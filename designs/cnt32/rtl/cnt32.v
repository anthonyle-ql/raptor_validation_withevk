==> flow/design.v <==
module cnt32 (
    clk,
    reset,
    cnt32
);
input clk;
input reset;
output [31:0] cnt32;
reg [31:0] cnt32;
always@ (posedge clk or negedge reset)
    if (!reset)
        cnt32 <= 0;
    else
        cnt32 <= cnt32 + 1;
endmodule
## Tool chain data of cnt32

What the tools print for cnt32, step after step.
Lines are those of the file above, counted from 1.
The mark -- stands for no value.

| design | value |
|---|---|
| design top | cnt32 |
| clock | clk |
| standard-cell library | sky130hd |
| timing corner | tt_025C_1v80 |

## After elaboration

Source: Yosys, flattened and elaborated, memories not mapped. Widths are those after wreduce; folded enables and synchronous resets count as part of the registers. Registers that Yosys merges into a memory's read port (data or address) are not register bits. Print and check cells do not count. Equal cells are merged and count once.

| word-level totals | value |
|---|---|
| cells after elaboration | 2 |
| output and inout bits | 32 |
| input port bits | 2 |
| bits in registers | 32 |

| cells by class | value |
|---|---|
| add/subtract/negate cells | 1 |

Operators with widths:

| operator | count |
|---|---|
| 32-bit by 1-bit adder with 32-bit output (second input constant) | 1 |

## Logic depth

Longest topological path by Yosys (ltp), each cell counted once; first at word level (registers and memories cut), then after technology mapping (sequential cells cut; the memories' decode and read muxes count).

| logic depth | value |
|---|---|
| word-level depth | 1 |
| ABC_AREA | 0 |
| gate-level depth with buffers | 6 |
| mapped depth without buffers | 5 |

## After synthesis

The flow's flattened synthesis, as Yosys stat reports it; memories are mapped. The netlist is that of the ABC_AREA named above (0 if unset); the other value can give another one.
Totals and module areas in this step are rounded.

| synthesis totals | value |
|---|---|
| chip area (Yosys) | 0.0015 sq mm |
| flip-flops | 32 |
| buffers | 4 |
| standard cells after synthesis | 127 |

Cells by type:

| type | count |
|---|---|
| sky130_fd_sc_hd__dfrtp_1 | 32 |
| sky130_fd_sc_hd__xor2_1 | 20 |
| sky130_fd_sc_hd__xnor2_1 | 10 |
| sky130_fd_sc_hd__nor4_2 | 5 |
| sky130_fd_sc_hd__nand3_1 | 10 |
| sky130_fd_sc_hd__and4_1 | 4 |
| sky130_fd_sc_hd__nand2_1 | 9 |
| sky130_fd_sc_hd__nor4_1 | 4 |
| sky130_fd_sc_hd__nor2_1 | 6 |
| sky130_fd_sc_hd__nor4_4 | 1 |
| sky130_fd_sc_hd__nand3_2 | 2 |
| sky130_fd_sc_hd__nor3_1 | 4 |
| sky130_fd_sc_hd__inv_1 | 5 |
| sky130_fd_sc_hd__nand4_1 | 3 |
| sky130_fd_sc_hd__and3_1 | 2 |
| sky130_fd_sc_hd__ha_1 | 1 |
| sky130_fd_sc_hd__buf_6 | 1 |
| sky130_fd_sc_hd__or3_4 | 1 |

Other cell types: 6; their cells: 7.

## Worst setup path after synthesis

Path of least setup slack by OpenSTA after synthesis, without wires, with an ideal clock, recovery checks aside; 20% of the period is set as input and as output delay. Where synthesis merged equal registers, the netlist keeps one of their names.

| timing path after synthesis | value |
|---|---|
| path type | reg2reg |
| start | register cnt32[0] |
| end | register cnt32[26] |
| path buffers | 1 |
| delay of the path | 1.685 ns |
| stages on the path | 7 |
| data arrival time | 1.606 ns |
| clock period | 3.33 ns |
| slack | 1.645 ns |
| time at the first pin | 0.000 ns |
| synthesis period reached | 1.685 ns |

"delay of the path" = arrival - input delay + setup time.
"stages on the path" counts driving pins, that of a launching flip-flop among them; a cell with two outputs on the path counts twice.
"synthesis period reached" = period - worst setup slack (recovery checks aside). The figure is calculated, with input and output delays left at 20% of the set period.
Between the ends stands the longest chain of elaborated cells between them, by number of cells; it is not shown to be the way that was timed. Of several equally long chains one is given.
Each line given opens the expression or statement behind the cell; cells for indexed reads and writes are added by Yosys, which also makes memories of some case tables.

| between the ends, after synthesis | value |
|---|---|
| cell sequence | sky130_fd_sc_hd__dfrtp_1 > sky130_fd_sc_hd__ha_1 > sky130_fd_sc_hd__nand3_1 > sky130_fd_sc_hd__or3_1 > sky130_fd_sc_hd__buf_2 > sky130_fd_sc_hd__nor4_1 > sky130_fd_sc_hd__xor2_1 |
| cells in the longest elaborated chain | 1 |
| elaborated cells between the ends (all ways) | 1 |

RTL lines, path after synthesis:

| what | RTL line | source |
|---|---|---|
| from (decl) | 8 | `output [31:0] cnt32;` |
| from (assign) | 12 | `cnt32 <= 0;` |
| from (assign) | 14 | `cnt32 <= cnt32 + 1;` |
| 32-bit by 1-bit adder with 32-bit output | 14 |  |
| to (assign) | 12 |  |
| to (assign) | 14 |  |
| to (decl) | 8 |  |

## Timing after layout

From the final timing report of stored run 1: the path of least setup slack in the routed layout; clock arrival at registers is part of the times.

| timing path after layout | value |
|---|---|
| path type | reg2out |
| start | register cnt32[0] |
| end | output port cnt32[0] |
| data arrival time | 1.32 ns |
| path buffers | 2 |
| slack | 0.09 ns |
| clock period | 1.76 ns |
| stages on the path | 3 |
| time at the first pin | 0.27 ns |

| between the ends, after layout | value |
|---|---|
| cell sequence | sky130_fd_sc_hd__dfrtp_1 > sky130_fd_sc_hd__buf_4 > sky130_fd_sc_hd__clkdlybuf4s50_1 |
| cells in the longest elaborated chain | 0 |
| elaborated cells between the ends (all ways) | 0 |

RTL lines, path after layout:

| what | RTL line | source |
|---|---|---|
| from (decl) | 8 | `output [31:0] cnt32;` |
| from (assign) | 12 | `cnt32 <= 0;` |
| from (assign) | 14 | `cnt32 <= cnt32 + 1;` |
| to (decl) | 8 |  |

# Flow runs of cnt32

Record of 2 stored runs of the RTL-to-layout flow on cnt32, platform sky130hd. The runs are unordered. Constraints: input delay and output delay 20% of the set period each, output load 0.01 pF.
"clock period reached": clock period set for the run, less the worst setup slack. It is reckoned from that one timing run; input and output delays stay at 20% of the period that was set.
By "power consumption" is meant OpenSTA's value without simulated activity: inputs other than the clock are taken to toggle once in ten clock periods, and the tool carries that through the logic.
Measured values are rounded.

## Stored run 1

==> flow/run.sh <==
#!/bin/bash
# the make line also repeats the synthesis and layout settings of config.mk as NAME=value (left out here)
make -C /OpenROAD-flow-scripts/flow DESIGN_CONFIG=/design/flow/config.mk WORK_HOME=/design/flow/orfs CLKGATE_MAP_FILE= finish
==> flow/config.mk <==
export PLATFORM = sky130hd
export DESIGN_NAME = cnt32
export DESIGN_NICKNAME = cnt32
export VERILOG_FILES = /design/flow/design.v
export SDC_FILE = /design/flow/constraint.sdc
export NUM_CORES = 4
export LEC_CHECK = 0
export CAP_MARGIN = 20
export CELL_PAD_IN_SITES_GLOBAL_PLACEMENT = 3
export CORE_ASPECT_RATIO = 1.18
export CORE_MARGIN = 5
export CORE_UTILIZATION = 41
export PLACE_DENSITY_LB_ADDON = 0.05
export SLEW_MARGIN = 35
export TNS_END_PERCENT = 85
==> flow/constraint.sdc <==
create_clock -name core_clock -period 1.76 [get_ports {clk}]
set_input_delay 0.3520 -clock core_clock [delete_from_list [all_inputs] [get_ports {clk}]]
set_output_delay 0.3520 -clock core_clock [all_outputs]
set_load 0.01 [all_outputs]

| result of stored run 1 | value |
|---|---|
| lowest setup slack | 0.088 ns |
| Yosys chip area after synthesis | 0.0015 sq mm |
| standard-cell area after layout | 0.002 sq mm |
| full die area | 0.0049 sq mm |
| sum of negative setup slack | 0.000 ns |
| power consumption | 1300 uW |
| utilization after routing | 58% |
| clock period reached | 1.672 ns |

## Stored run 2

==> flow/run.sh <==
#!/bin/bash
# the make line also repeats the synthesis and layout settings of config.mk as NAME=value (left out here)
make -C /OpenROAD-flow-scripts/flow DESIGN_CONFIG=/design/flow/config.mk WORK_HOME=/design/flow/orfs CLKGATE_MAP_FILE= finish
==> flow/config.mk <==
export PLATFORM = sky130hd
export DESIGN_NAME = cnt32
export DESIGN_NICKNAME = cnt32
export VERILOG_FILES = /design/flow/design.v
export SDC_FILE = /design/flow/constraint.sdc
export NUM_CORES = 4
export LEC_CHECK = 0
export CAP_MARGIN = 20
export CELL_PAD_IN_SITES_GLOBAL_PLACEMENT = 1
export CORE_ASPECT_RATIO = 0.56
export CORE_MARGIN = 2
export CORE_UTILIZATION = 46
export MIN_ROUTING_LAYER = met1
export PLACE_DENSITY_LB_ADDON = 0.09
export SLEW_MARGIN = 15
==> flow/constraint.sdc <==
create_clock -name core_clock -period 3.2 [get_ports {clk}]
set_input_delay 0.6400 -clock core_clock [delete_from_list [all_inputs] [get_ports {clk}]]
set_output_delay 0.6400 -clock core_clock [all_outputs]
set_load 0.01 [all_outputs]

| result of stored run 2 | value |
|---|---|
| lowest setup slack | 1.2 ns |
| Yosys chip area after synthesis | 0.0015 sq mm |
| standard-cell area after layout | 0.0019 sq mm |
| clock period reached | 1.967 ns |
| power consumption | 730 uW |
| sum of negative setup slack | 0.000 ns |
| utilization after routing | 63% |
| full die area | 0.0037 sq mm |
