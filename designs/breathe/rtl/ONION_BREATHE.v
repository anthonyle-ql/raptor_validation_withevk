==> flow/design.v <==
module ONION_BREATHE (
    period,
    clk,
    reset,
    BREATHE_o,
);
input       wire    [23:0]  period              ;  
input       wire            clk                 ;
input       wire            reset               ;
output      wire            BREATHE_o           ;
reg [23:0] next_ctr;                     
reg [7:0] duty_ctr;                      
reg [7:0] duty_cycle;                    
reg inhale;                              
reg output_state;                        
assign BREATHE_o = output_state;     
always@ (posedge clk or negedge reset)
if (!reset)
begin
    next_ctr <= 0;
end
else
begin
    if(next_ctr == period)
    begin
        next_ctr <= 0;
    end
    else
    begin        
        next_ctr <= next_ctr + 1;
    end
end
always@ (posedge clk or negedge reset)
if (!reset)
    duty_cycle <= 8'd0;
else if(next_ctr == period)
    duty_cycle <= duty_cycle + 8'd1;
always@ (posedge clk or negedge reset)
if (!reset)
    duty_ctr <= 8'd0;
else
    duty_ctr <= duty_ctr + 8'd1;
always@ (posedge clk or negedge reset)
if (!reset)
    inhale <= 1'b1;
else if ((next_ctr == period) && &duty_cycle)  
begin
    inhale <= ~inhale;
end
always@ (posedge clk or negedge reset)
if (!reset)
    output_state <= 1'b0;
else if (inhale)
    output_state <= (duty_ctr < duty_cycle);
else
    output_state <= (duty_ctr > duty_cycle);
endmodule
; Reports on ONION_BREATHE
; What the tools print for ONION_BREATHE, step after step.
; Lines are those of the file above, counted from 1.
; Cell names lack the library's common part.
; The mark n/a stands for no value.
[setup]
top = ONION_BREATHE
clk_port = clk
cell_library = sky130hd
lib_corner = tt_025C_1v80

; Word-level counts
; Source: Yosys, flattened and elaborated, memories not mapped. Widths are those after wreduce; folded enables and synchronous resets count as part of the registers. Registers that Yosys merges into a memory's read port (data or address) are not register bits. Print and check cells do not count. Equal cells are merged and count once.
[classes]
reduce_logical = 2
n_cmp = 2
n_addsub = 3
eq_ne = 1
logic = 1
n_mux = 2
[op_table]
columns = operator, n
row1 = 24-bit by 1-bit adder with 24-bit output with constant B, 1
row2 = 24-bit equality test, 1
row3 = 24-bit two-way mux, 1
row4 = 8-bit by 1-bit adder with 8-bit output with constant B, 2
row5 = 8-bit > comparator, 1
row6 = 8-bit < comparator, 1
row7 = 8-bit AND reduction, 1
row8 = 1-bit logical AND, 1
row9 = 1-bit NOT, 1
row10 = 1-bit two-way mux, 1
[bits]
elab_cells = 16
out_inout_bits = 1
in_bits = 26
register_bits = 42

; Longest topological paths
; Depth = most cells in a row (Yosys ltp): at word level without a register or memory, in the mapped netlist without a sequential cell, where the memories' decode and read muxes count.
[depth]
depth_word = 2
ABC_AREA = 1
mapped_depth = 11
depth_no_buf = 11

; Netlist
; Source: synth_stat.txt of the flow (Yosys; design flattened, memories mapped). It holds for the ABC_AREA given above (unset counts as 0); a run with the other value may have another netlist.
[types]
columns = type, n, area_total_um2
row1 = dfrtp_1, 41, 1.03E+03
row2 = nand2_1, 100, 375.36
row3 = xor2_1, 18, 157.651
row4 = inv_1, 40, 150.144
row5 = ha_1, 11, 137.632
row6 = nor2_1, 36, 135.13
row7 = xnor2_1, 14, 122.618
row8 = nand3_1, 22, 110.106
row9 = nand3_2, 11, 110.106
row10 = inv_2, 21, 78.826
row11 = nor3_1, 10, 50.048
row12 = nand4_1, 6, 37.536
row13 = buf_6, 3, 33.782
row14 = o21ai_0, 6, 30.029
row15 = dfstp_2, 1, 26.275
row16 = nor2_2, 4, 25.024
row17 = or2_2, 4, 25.024
row18 = a21oi_1, 4, 20.019
; Other cell types: 9; their cells: 11.
[mapped]
buf_cells = 3
ffs = 42
area_um2 = 2747.6
sequential_area_um2 = 1052.3
mapped_cells = 363

; Worst setup path after synthesis
; Source: OpenSTA report_checks on the synthesized netlist (no wires, ideal clock, input and output delay 20% of the period each), path of least setup slack; recovery checks are left aside. Register names are those of the netlist, which keeps one name where synthesis merged equal registers.
[synth_timing]
path_kind = input -> register
startpoint = input port period[21]
endpoint = register next_ctr[3]
period_ns = 2.41
input_delay_ns = 0.482
required_ns = 2.297
setup_ns = 0.113
path_delay_ns = 1.044
setup_slack_ns = 0.884
path_stages = 8
launch_ns = 0.482
arrival_time_ns = 1.413
path_buffers = 1
synth_period_reached_ns = 1.526
; "path_delay_ns" is the arrival time less input delay plus setup time.
; "path_stages": output pins that drive a net of the path, with the launching flip-flop's if there is one; two outputs of one cell count as two.
; "synth_period_reached_ns" = period - worst setup slack (recovery checks aside). The figure is calculated, with input and output delays left at 20% of the set period.
; Between the ends stands the longest chain of elaborated cells between them, by number of cells; it is not shown to be the way that was timed. Of several equally long chains one is given.
; A line is the first line of the expression or statement that the cell stems from. Yosys adds cells for indexed reads and writes and turns some case tables into memories.
; A register here has more assigning lines than the two given.
[synth_via]
cell_sequence = xor2_1 > nor2_1 > nand2_1 > nor2_2 > nand2_4 > buf_6 > nand3_1 > inv_2
elab_chain_cells = 2
cone_cells = 2
cone_classes = 1 x eq/ne; 1 x mux
[synth_lines]
columns = element, line
row1 = from (decl), 7  ; input       wire    [23:0]  period              ;
row2 = 24-bit equality test, 24  ; if(next_ctr == period)
row3 = 24-bit two-way mux, 24
row4 = to (assign), 26  ; next_ctr <= 0;
row5 = to (assign), 30  ; next_ctr <= next_ctr + 1;
row6 = to (decl), 11  ; reg [23:0] next_ctr;

; Timing after layout
; Path of least setup slack in the final report of entry B (OpenROAD, finished layout, wires in). Where an end is a register, its clock arrival counts in the times.
[layout_timing]
path_kind = register -> register
startpoint = register next_ctr[11]
endpoint = register next_ctr[3]
launch_ns = 0.29
path_stages = 12
setup_ns = 0.10
arrival_time_ns = 1.85
required_ns = 2.00
setup_slack_ns = 0.15
path_buffers = 1
period_ns = 1.81
; Between the ends stands the longest chain of elaborated cells between them, by number of cells; it is not shown to be the way that was timed. Of several equally long chains one is given.
; A register here has more assigning lines than the two given.
[layout_via]
cell_sequence = dfrtp_1 > inv_1 > nand2_1 > nand2_1 > nand2_1 > nor2_1 > nand2_2 > nor2_8 > nand2_4 > buf_12 > nand3_1 > inv_2
elab_chain_cells = 2
cone_cells = 2
cone_classes = 1 x eq/ne; 1 x mux
[layout_lines]
columns = element, line
row1 = from (decl), 11  ; reg [23:0] next_ctr;
row2 = from (assign), 20  ; next_ctr <= 0;
row3 = from (assign), 30  ; next_ctr <= next_ctr + 1;
row4 = 24-bit equality test, 24  ; if(next_ctr == period)
row5 = 24-bit two-way mux, 24
row6 = to (assign), 26  ; next_ctr <= 0;
row7 = to (assign), 30
row8 = to (decl), 11

; Stored flow runs of ONION_BREATHE (2 of them; Yosys, OpenROAD, sky130hd). They differ in their settings and are not a sequence. Constraints: input delay and output delay 20% of the set period each, output load 0.01 pF.
; "achieved_period_ns" means the clock period less the worst setup slack. The figure is calculated, with input and output delays left at 20% of the set period.
; By "power.total_mw" is meant OpenSTA's value without simulated activity: inputs other than the clock are taken to toggle once in ten clock periods, and the tool carries that through the logic.

[entry A: settings]
period_ns = 1.06
CORE_UTILIZATION = 72
PLACE_DENSITY_LB_ADDON = 0.26
CORE_ASPECT_RATIO = 0.97
CORE_MARGIN = 5
CELL_PAD_IN_SITES_DETAIL_PLACEMENT = 2
ABC_AREA = 0
CTS_CLUSTER_DIAMETER = 396
SLEW_MARGIN = 20
CAP_MARGIN = 20
[entry A: results]
outcome = not finished: placement ended with a tool error

[entry B: settings]
period_ns = 1.81
CORE_UTILIZATION = 32
PLACE_DENSITY_LB_ADDON = 0.29
ABC_AREA = 1
MAX_ROUTING_LAYER = met4
CAP_MARGIN = 20
CORE_MARGIN = 2
SLEW_MARGIN = 20
[entry B: results]
power.total_mw = 1.952
achieved_period_ns = 1.660
post_synth_area_um2 = 2747.6
setupTns_ns = 0.000
finalCellArea_um2 = 3313.2
final_util_frac = 0.401
die_area_um2 = 9343.2
worstSetupSlack_ns = 0.150
