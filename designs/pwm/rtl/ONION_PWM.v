==> flow/design.v <==
module ONION_PWM (
    duty_cycle,
    clk,
    reset,
    PWM_o
);
parameter PWM_RESOLUTION_BITS = 8;
input       wire    [PWM_RESOLUTION_BITS-1:0]       duty_cycle          ;
input       wire                                    clk                 ;
input       wire                                    reset               ;
output      wire                                    PWM_o               ;
reg [PWM_RESOLUTION_BITS-1:0]   clk_counter;
reg                             PWM_o_state;
always@ (posedge clk or negedge reset)
    if (!reset)
        clk_counter <= 0;
    else
        clk_counter <= clk_counter + 1;
always@ (posedge clk or negedge reset)
    if (!reset)
        PWM_o_state <= 1'b0;
    else
        PWM_o_state <= (clk_counter <= duty_cycle);
assign PWM_o = PWM_o_state;
endmodule
=== From RTL to reports: ONION_PWM ===
What the tools print for ONION_PWM, step after step.
Line numbers count from 1 in the design file above.
Library cell names are shortened.
The mark - stands for no value.

* Top: ONION_PWM
* Clock input: clk
* Cell library: sky130hd
* Timing corner: tt_025C_1v80

=== After elaboration ===
Counts by Yosys on the flattened word-level netlist (proc, flatten, opt, wreduce; memories kept). Register bits leave out memories and registers merged into their read ports (data or address); mux counts leave out enables and synchronous resets folded into registers. Print and check cells are left out. Cells with the same type and inputs are merged into one.

* Register bits: 9
* Input bits: 10
* Output and inout bits: 1
* Cells after elaboration: 4

* Add/subtract/negate cells: 1
* Order comparisons: 1

{| class="wikitable"
|+ Operators by type and width
! kind !! count
|-
| adder 8 x 1 -> 8 bit (second input constant) || 1
|-
| less-or-equal comparator 8 bit || 1
|}

=== Longest topological paths ===
Yosys ltp: most cells in a row. Word level: on the elaborated netlist, between registers, memories and ports. Mapped: between sequential cells and ports; inverters and the memories' decode and read muxes count.

* Word-level depth: 1
* ABC_AREA: 0
* Mapped depth: 6
* Gate-level depth less buffers: 6

=== After synthesis ===
The flow's flattened synthesis, as Yosys stat reports it; memories are mapped. The netlist is that of the ABC_AREA named above (0 if unset); the other value can give another one.

* Mapped cells: 49
* Synthesis area: 516.7 µm²
* Area of sequential cells: 225.2 µm²
* Mapped flip-flops: 9
* Buffer cells: 0

{| class="wikitable"
|+ Cell types
! type !! count !! area in all (µm²)
|-
| dfrtp_1 || 9 || 225.216
|-
| ha_1 || 9 || 112.608
|-
| xnor2_1 || 4 || 35.034
|-
| inv_1 || 8 || 30.029
|-
| a21oi_1 || 4 || 20.019
|-
| nand4_1 || 3 || 18.768
|-
| xor2_1 || 2 || 17.517
|-
| nand3_1 || 2 || 10.01
|-
| and4_1 || 1 || 8.758
|-
| nand2_1 || 2 || 7.507
|-
| o211ai_1 || 1 || 7.507
|-
| and3_1 || 1 || 6.256
|-
| nor2b_1 || 1 || 6.256
|-
| o22ai_1 || 1 || 6.256
|-
| o21ai_0 || 1 || 5.005
|}

=== Worst setup path after synthesis ===
Source: OpenSTA report_checks on the synthesized netlist (no wires, ideal clock, input and output delay 20% of the period each), path of least setup slack; recovery checks are left aside. Register names are those of the netlist, which keeps one name where synthesis merged equal registers.

* Path type: input -> register
* Start: input duty_cycle[1]
* End: register PWM_o_state
* Clock period: 1790 ps
* Input delay: 358 ps
* Setup time: 82 ps
* Time at the first pin: 358 ps
* Arrival time: 1094 ps
* Data required time: 1708 ps
* Slack: 614 ps
* Path delay: 818 ps
* Driving pins on the path: 6
* Buffers on the path: 0
* Synthesis period reached: 1176 ps

"path delay" = arrival - input delay + setup time.
"driving pins on the path" counts driving pins, that of a launching flip-flop among them; a cell with two outputs on the path counts twice.
"synthesis period reached" = period - worst setup slack (recovery checks aside). The figure is calculated, with input and output delays left at 20% of the set period.
Between the ends stands the longest chain of elaborated cells between them, by number of cells; it is not shown to be the way that was timed. Of several equally long chains one is given.
A line is the first line of the expression or statement that the cell stems from. Yosys adds cells for indexed reads and writes and turns some case tables into memories.

* Cells stage by stage: inv_1 > ha_1 > nor2b_1 > o211ai_1 > a21oi_1 > o22ai_1
* Cells in the longest elaborated chain: 1
* Elaborated cells between the ends (all ways): 1
* RTL lines with such cells: 1
* Classes of those cells: compare: 1

{| class="wikitable"
|+ Ends and longest elaborated chain, post-synthesis
! what !! RTL line !! source
|-
| from (decl) || 8 || <nowiki>input       wire    [PWM_RESOLUTION_BITS-1:0]       duty_cycle          ;</nowiki>
|-
| less-or-equal comparator 8 bit || 23 || <nowiki>PWM_o_state <= (clk_counter <= duty_cycle);</nowiki>
|-
| to (assign) || 21 || <nowiki>PWM_o_state <= 1'b0;</nowiki>
|-
| to (assign) || 23 ||
|-
| to (decl) || 13 || <nowiki>reg                             PWM_o_state;</nowiki>
|}

=== Worst path after layout ===
From the final timing report of flow run 1: the path of least setup slack in the routed layout; clock arrival at registers is part of the times.
The report prints the path's times to 10 ps; the period is as set.

* Path type: register -> register
* Start: register clk_counter[1]
* End: register PWM_o_state
* Clock period: 1200 ps
* Setup time: 110 ps
* Time at the first pin: 260 ps
* Arrival time: 1440 ps
* Data required time: 1350 ps
* Slack: -90 ps
* Driving pins on the path: 6
* Buffers on the path: 0

Between the ends stands the longest chain of elaborated cells between them, by number of cells; it is not shown to be the way that was timed. Of several equally long chains one is given.

* Cells stage by stage: dfrtp_1 > ha_4 > nor2b_4 > o211ai_1 > a21oi_1 > o22ai_1
* Cells in the longest elaborated chain: 1
* Elaborated cells between the ends (all ways): 1
* RTL lines with such cells: 1
* Classes of those cells: compare: 1

{| class="wikitable"
|+ Ends and longest elaborated chain, after layout
! what !! RTL line !! source
|-
| from (decl) || 12 || <nowiki>reg [PWM_RESOLUTION_BITS-1:0]   clk_counter;</nowiki>
|-
| from (assign) || 16 || <nowiki>clk_counter <= 0;</nowiki>
|-
| from (assign) || 18 || <nowiki>clk_counter <= clk_counter + 1;</nowiki>
|-
| less-or-equal comparator 8 bit || 23 || <nowiki>PWM_o_state <= (clk_counter <= duty_cycle);</nowiki>
|-
| to (assign) || 21 || <nowiki>PWM_o_state <= 1'b0;</nowiki>
|-
| to (assign) || 23 ||
|-
| to (decl) || 13 || <nowiki>reg                             PWM_o_state;</nowiki>
|}

Module ONION_PWM, platform sky130hd: 2 stored runs of the flow (Yosys, OpenROAD) with differing settings, in no particular order. Input and output delays are each 20% of the period that was set; the output load is 0.01 pF.
By "worst setup path time" is meant the share of the clock period that the worst setup path is allowed (20% is reserved at inputs, 20% at outputs), minus its slack. Clock arrival times at its registers enter into it.
"power": no workload was simulated; the value follows from the tool's default switching activity.
"worst setup path time" is given in steps of 10 ps.

Flow run 1
==> flow/run.sh <==
#!/bin/bash
# the make line also repeats the synthesis and layout settings of config.mk as NAME=value (left out here)
make -C /OpenROAD-flow-scripts/flow DESIGN_CONFIG=/design/flow/config.mk WORK_HOME=/design/flow/orfs CLKGATE_MAP_FILE= finish
==> flow/config.mk <==
export PLATFORM = sky130hd
export DESIGN_NAME = ONION_PWM
export DESIGN_NICKNAME = ONION_PWM
export VERILOG_FILES = /design/flow/design.v
export SDC_FILE = /design/flow/constraint.sdc
export NUM_CORES = 4
export LEC_CHECK = 0
export CAP_MARGIN = 20
export CORE_MARGIN = 2
export CORE_UTILIZATION = 49
export SLEW_MARGIN = 20
==> flow/constraint.sdc <==
create_clock -name core_clock -period 1.2 [get_ports {clk}]
set_input_delay 0.2400 -clock core_clock [delete_from_list [all_inputs] [get_ports {clk}]]
set_output_delay 0.2400 -clock core_clock [all_outputs]
set_load 0.01 [all_outputs]

==> results of flow run 1 <==
chip area after synthesis (Yosys): 516.7 µm²
die area: 1330.4 µm²
utilization: 0.819
worst setup slack after layout: -93 ps
total negative slack: -135 ps
power: 578.1 uW
worst setup path time: 1290 ps
worst setup path kind: register -> register

Flow run 2
==> flow/run.sh <==
#!/bin/bash
# the make line also repeats the synthesis and layout settings of config.mk as NAME=value (left out here)
make -C /OpenROAD-flow-scripts/flow DESIGN_CONFIG=/design/flow/config.mk WORK_HOME=/design/flow/orfs CLKGATE_MAP_FILE= finish
==> flow/config.mk <==
export PLATFORM = sky130hd
export DESIGN_NAME = ONION_PWM
export DESIGN_NICKNAME = ONION_PWM
export VERILOG_FILES = /design/flow/design.v
export SDC_FILE = /design/flow/constraint.sdc
export NUM_CORES = 4
export LEC_CHECK = 0
export ABC_AREA = 1
export CAP_MARGIN = 30
export CELL_PAD_IN_SITES_DETAIL_PLACEMENT = 2
export CORE_ASPECT_RATIO = 0.66
export CORE_MARGIN = 6
export CORE_UTILIZATION = 42
export CTS_CLUSTER_SIZE = 57
export MAX_ROUTING_LAYER = met5
export PLACE_DENSITY_LB_ADDON = 0.16
export SLEW_MARGIN = 20
==> flow/constraint.sdc <==
create_clock -name core_clock -period 1.26 [get_ports {clk}]
set_input_delay 0.2520 -clock core_clock [delete_from_list [all_inputs] [get_ports {clk}]]
set_output_delay 0.2520 -clock core_clock [all_outputs]
set_load 0.01 [all_outputs]

==> results of flow run 2 <==
did not finish, floorplanning stopped with PDN-0185
